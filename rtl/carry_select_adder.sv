==> flow/design.v <==
module RCA1(
		input a, b, cin,
		output s, cout
	);
    assign s = a ^ b ^ cin;
    assign cout = (a & b) | ((a ^ b) & cin);
endmodule
module ripple_carry_adder_8
	(
		input [7:0] a,
		input [7:0] b,          
		input cin,
		output [7:0] s,
		output cout
	);
	logic [8:0] c;
	assign c[0] = cin;
    assign cout = c[8];
	genvar i;
    generate
		for (i = 0; i < 8; i = i + 1) begin : rca
			RCA1 FA (.a(a[i]), .b(b[i]), .cin(c[i]), .s(s[i]), .cout(c[i+1]));
		end
	endgenerate
endmodule
module carry_select_adder
    (
        input logic          clock,
        input logic          reset,
		input logic [64-1:0] a,
		input logic [64-1:0] b,
		input logic carry_in,
		output logic [64-1:0] s,
		output logic carry_out
	);
    logic [64-1:0] s_next;
    logic [7:0] s0 [7:0], s1 [7:0], s_sel [7:0];
    logic       cout0[7:0], cout1[7:0], carry [8:0];
    assign carry[0] = carry_in;
    genvar i;
    generate
        for (i = 0; i < 8; i++) begin : block
            ripple_carry_adder_8 rca0 (
                .a   (a[i*8 +: 8]),
                .b   (b[i*8 +: 8]),
                .cin (1'b0),
                .s (s0[i]),
                .cout(cout0[i])
            );
            ripple_carry_adder_8 rca1 (
                .a   (a[i*8 +: 8]),
                .b   (b[i*8 +: 8]),
                .cin (1'b1),
                .s (s1[i]),
                .cout(cout1[i])
            );
            assign s_sel[i]   = (carry[i] == 1'b0) ? s0[i]   : s1[i];
            assign carry[i+1] = (carry[i] == 1'b0) ? cout0[i] : cout1[i];
        end
    endgenerate
    assign s_next = {
        s_sel[7], s_sel[6], s_sel[5], s_sel[4],
        s_sel[3], s_sel[2], s_sel[1], s_sel[0]
    };
    always_ff @(posedge clock) begin
        if (reset) begin
            s <= '0;
            carry_out <= '0;
        end else begin
            s <= s_next;
            carry_out <= carry[8];
        end
    end
endmodule
# == Reports on carry_select_adder ==
# What the tools print for carry_select_adder, step after step.
# Lines are those of the file above, counted from 1.
# Operators: Yosys type, input widths -> output width; for muxes data width and select width s.
# Cell names lack the library's common part.
# A cell with - has no value.
# design
design,carry_select_adder
clk_port,clock
cell_library,sky130hd
pvt_corner,tt_025C_1v80

# == Word-level counts ==
# Yosys after proc, flatten, opt, wreduce and memory -nomap, before mapping. Enables and synchronous resets that opt folds into registers are not counted as muxes. Print and check cells are not counted. Equal cells are merged and count once.
# classes
shifts,0
n_logic,480
reduce_logical,0
n_mul,0
eq_ne,0
addsub,0
mux,16
div_mod_pow,0
cmp,0
# op_table
cell,n
$and 1x1->1,176
$xor 1x1->1,176
$or 1x1->1,120
$mux 8,8
$not 1->1,8
$mux 1,8
# word_totals
latch_bits,0
clocked_rd_ports_x_width,0
wordCells,498
romBits,0
ramBits,0
out_inout_bits,65
register_bits,65
n_memories,0

# == Depth ==
# Depth = most cells in a row (Yosys ltp): at word level without a register or memory, in the mapped netlist without a sequential cell, where the memories' decode and read muxes count.
# logic_depth
depth_word,24
ABC_AREA,0
mapped_depth,71

# == Netlist ==
# Source: synth_stat.txt of the flow (Yosys; design flattened, memories mapped). It holds for the ABC_AREA given above (unset counts as 0); a run with the other value may have another netlist.
# synth_totals
ffs,65
cell_count,252
buf_cells,7
seq_area_um2,1301.2
mapped_area_um2,3353.2
# types
cell,n,type_area_um2
dfxtp_1,65,1.3E+03
fa_1,56,1.12E+03
nor2b_1,39,243.984
ha_1,16,200.192
nor2b_2,16,140.134
inv_1,24,90.086
xnor2_1,8,70.067
buf_6,6,67.565
mux2i_1,5,50.048
nor2_1,13,48.797
a21oi_1,3,15.014
buf_2,1,5.005
# The figures by module come from a second, unflattened synthesis with its own total; it is not the netlist above.
# unflattened
cells_unflattened,364
hier_area_um2,5133.7
# Rows give one instance, submodules left out.
# by_module
mod,area_um2,instances,seq_area_um2,n_cells
carry_select_adder,2571.2,1,1301.2,236
RCA1,20.0,128,0.0,1
ripple_carry_adder_8,0.0,16,0.0,0

# == Path before layout ==
# OpenSTA on the mapped netlist: ideal clock, no wires. The path of least setup slack (recovery checks aside). Input and output delay are each 20% of the period. Register names are those of the netlist, which keeps one name where synthesis merged equal registers.
# synth_timing
path_kind,input to register
from,in a[0]
to,reg s[63]
t_first_pin_ps,6040
stages,71
setup_slack_ps,1176
required_time_ps,30136
setup_ps,64
delay_ps,22984
arrival_time_ps,28960
tclk_ps,30200
input_delay_ps,6040
period_less_setup_slack_ps,29024
# "delay_ps" is the arrival time less input delay plus setup time.
# "stages": output pins that drive a net of the path, with the launching flip-flop's if there is one; two outputs of one cell count as two.
# "period_less_setup_slack_ps" = period - worst setup slack (recovery checks aside). The figure is calculated, with input and output delays left at 20% of the set period.
# Between the ends stands the longest chain of elaborated cells between them, by number of cells; it is not shown to be the way that was timed. Of several equally long chains one is given.
# A line is the first line of the expression or statement that the cell stems from. Yosys adds cells for indexed reads and writes and turns some case tables into memories.
# synth_between
cell_sequence,ha_1 -> inv_1 -> mux2i_1 -> fa_1 -> fa_1 -> fa_1 -> fa_1 -> fa_1 -> fa_1 -> fa_1 -> nor2_1 -> a21oi_1 -> fa_1 -> fa_1 -> fa_1 -> fa_1 -> fa_1 -> fa_1 -> [... 35 more ...] -> mux2i_1 -> fa_1 -> fa_1 -> fa_1 -> fa_1 -> fa_1 -> fa_1 -> fa_1 -> mux2i_1 -> fa_1 -> fa_1 -> fa_1 -> fa_1 -> fa_1 -> fa_1 -> inv_1 -> fa_1 -> nor2_1
elab_chain_len,24
cone_cells,39
cone_classes,mux: 8; logic: 31
# synth_lines
element,line_no,source
start: declaration,30,"input logic [64-1:0] a,"
$and 1x1->1,6,assign cout = (a & b) | ((a ^ b) & cin);
$or 1x1->1,6,
$and 1x1->1,6,
$or 1x1->1,6,
$and 1x1->1,6,
$or 1x1->1,6,
$and 1x1->1,6,
[... 4 more ...],-,
$or 1x1->1,6,
$and 1x1->1,6,
$or 1x1->1,6,
$and 1x1->1,6,
$or 1x1->1,6,
$mux 1 x7,58,assign carry[i+1] = (carry[i] == 1'b0) ? cout0[i] : cout1[i];
$mux 8,57,assign s_sel[i]   = (carry[i] == 1'b0) ? s0[i]   : s1[i];
end: assignment,67,s <= '0;
end: assignment,70,s <= s_next;
end: declaration,33,"output logic [64-1:0] s,"

# == Path in the finished layout ==
# Path of least setup slack in the final report of stored run 2 (OpenROAD, finished layout, wires in). Where an end is a register, its clock arrival counts in the times.
# The report prints the path's times to 10 ps; the period is as set.
# layout_timing
path_kind,input to register
from,in a[0]
to,reg s[63]
setup_ps,60
stages,72
input_delay_ps,11420
required_time_ps,57380
t_first_pin_ps,11420
tclk_ps,57100
arrival_time_ps,36870
setup_slack_ps,20510
# Between the ends stands the longest chain of elaborated cells between them, by number of cells; it is not shown to be the way that was timed. Of several equally long chains one is given.
# layout_between
cell_sequence,clkdlybuf4s50_1 -> ha_1 -> inv_1 -> mux2i_1 -> fa_1 -> fa_1 -> fa_1 -> fa_1 -> fa_1 -> fa_1 -> fa_1 -> nor2_1 -> a21oi_1 -> fa_1 -> fa_1 -> fa_1 -> fa_1 -> fa_1 -> [... 36 more ...] -> mux2i_1 -> fa_1 -> fa_1 -> fa_1 -> fa_1 -> fa_1 -> fa_1 -> fa_1 -> mux2i_1 -> fa_1 -> fa_1 -> fa_1 -> fa_1 -> fa_1 -> fa_1 -> inv_1 -> fa_1 -> nor2_1
elab_chain_len,24
cone_cells,39
cone_classes,mux: 8; logic: 31
# layout_lines
element,line_no,source
start: declaration,30,"input logic [64-1:0] a,"
$and 1x1->1,6,assign cout = (a & b) | ((a ^ b) & cin);
$or 1x1->1,6,
$and 1x1->1,6,
$or 1x1->1,6,
$and 1x1->1,6,
$or 1x1->1,6,
$and 1x1->1,6,
[... 4 more ...],-,
$or 1x1->1,6,
$and 1x1->1,6,
$or 1x1->1,6,
$and 1x1->1,6,
$or 1x1->1,6,
$mux 1 x7,58,assign carry[i+1] = (carry[i] == 1'b0) ? cout0[i] : cout1[i];
$mux 8,57,assign s_sel[i]   = (carry[i] == 1'b0) ? s0[i]   : s1[i];
end: assignment,67,s <= '0;
end: assignment,70,s <= s_next;
end: declaration,33,"output logic [64-1:0] s,"

# Measured data: module carry_select_adder, platform sky130hd, 2 stored runs of the flow under differing settings, order arbitrary. Input and output delays are each 20% of the period that was set; the output load is 0.01 pF.
# "achieved_period_ps" is the run's clock period less its worst setup slack. It is reckoned from that one timing run; input and output delays stay at 20% of the period that was set.
# "timing.worst_path_ps" means the part of the period allowed to the worst setup path (the constraints hold back 20% at inputs and 20% at outputs) less its slack; where the path has registers, the arrival times of their clocks count too.
# "power_mw" rests on the timing tool's default activity at the inputs, not on a simulated workload.
# "timing.worst_path_ps" is given in steps of 10 ps.
# A setting shown as - is not set for that run.
# A result given as - is not shown for that run.
run name,period_ns,CORE_UTILIZATION,PLACE_DENSITY,CORE_MARGIN,TNS_END_PERCENT,GPL_TIMING_DRIVEN,GPL_ROUTABILITY_DRIVEN,CTS_CLUSTER_SIZE,CTS_CLUSTER_DIAMETER,CAP_MARGIN,SLEW_MARGIN,SETUP_SLACK_MARGIN,HOLD_SLACK_MARGIN,CELL_PAD_IN_SITES_DETAIL_PLACEMENT,ABC_AREA,synthesis_area_um2,design_die_area_um2,final_cell_area_um2,util_frac,ws_setup_ps,timing.setup.tns_ps,timing.hold.ws_ps,power_mw,achieved_period_ps,timing.worst_path_ps,timing.worst_path_kind
stored run 1,23.5,72,0.38,2,80,0,1,21,184,20,20,-,-,-,-,-,-,-,-,-,-,-,-,-,-,-
stored run 2,57.1,42,-,2,5,-,-,-,-,20,20,-1.86,-0.09,1,0,3353.2,8714.2,5559.1,0.719,20509,0,11763,0.1423,36591,25170,input to register
# Stored run 1: not finished: placement ended with error GPL-0301
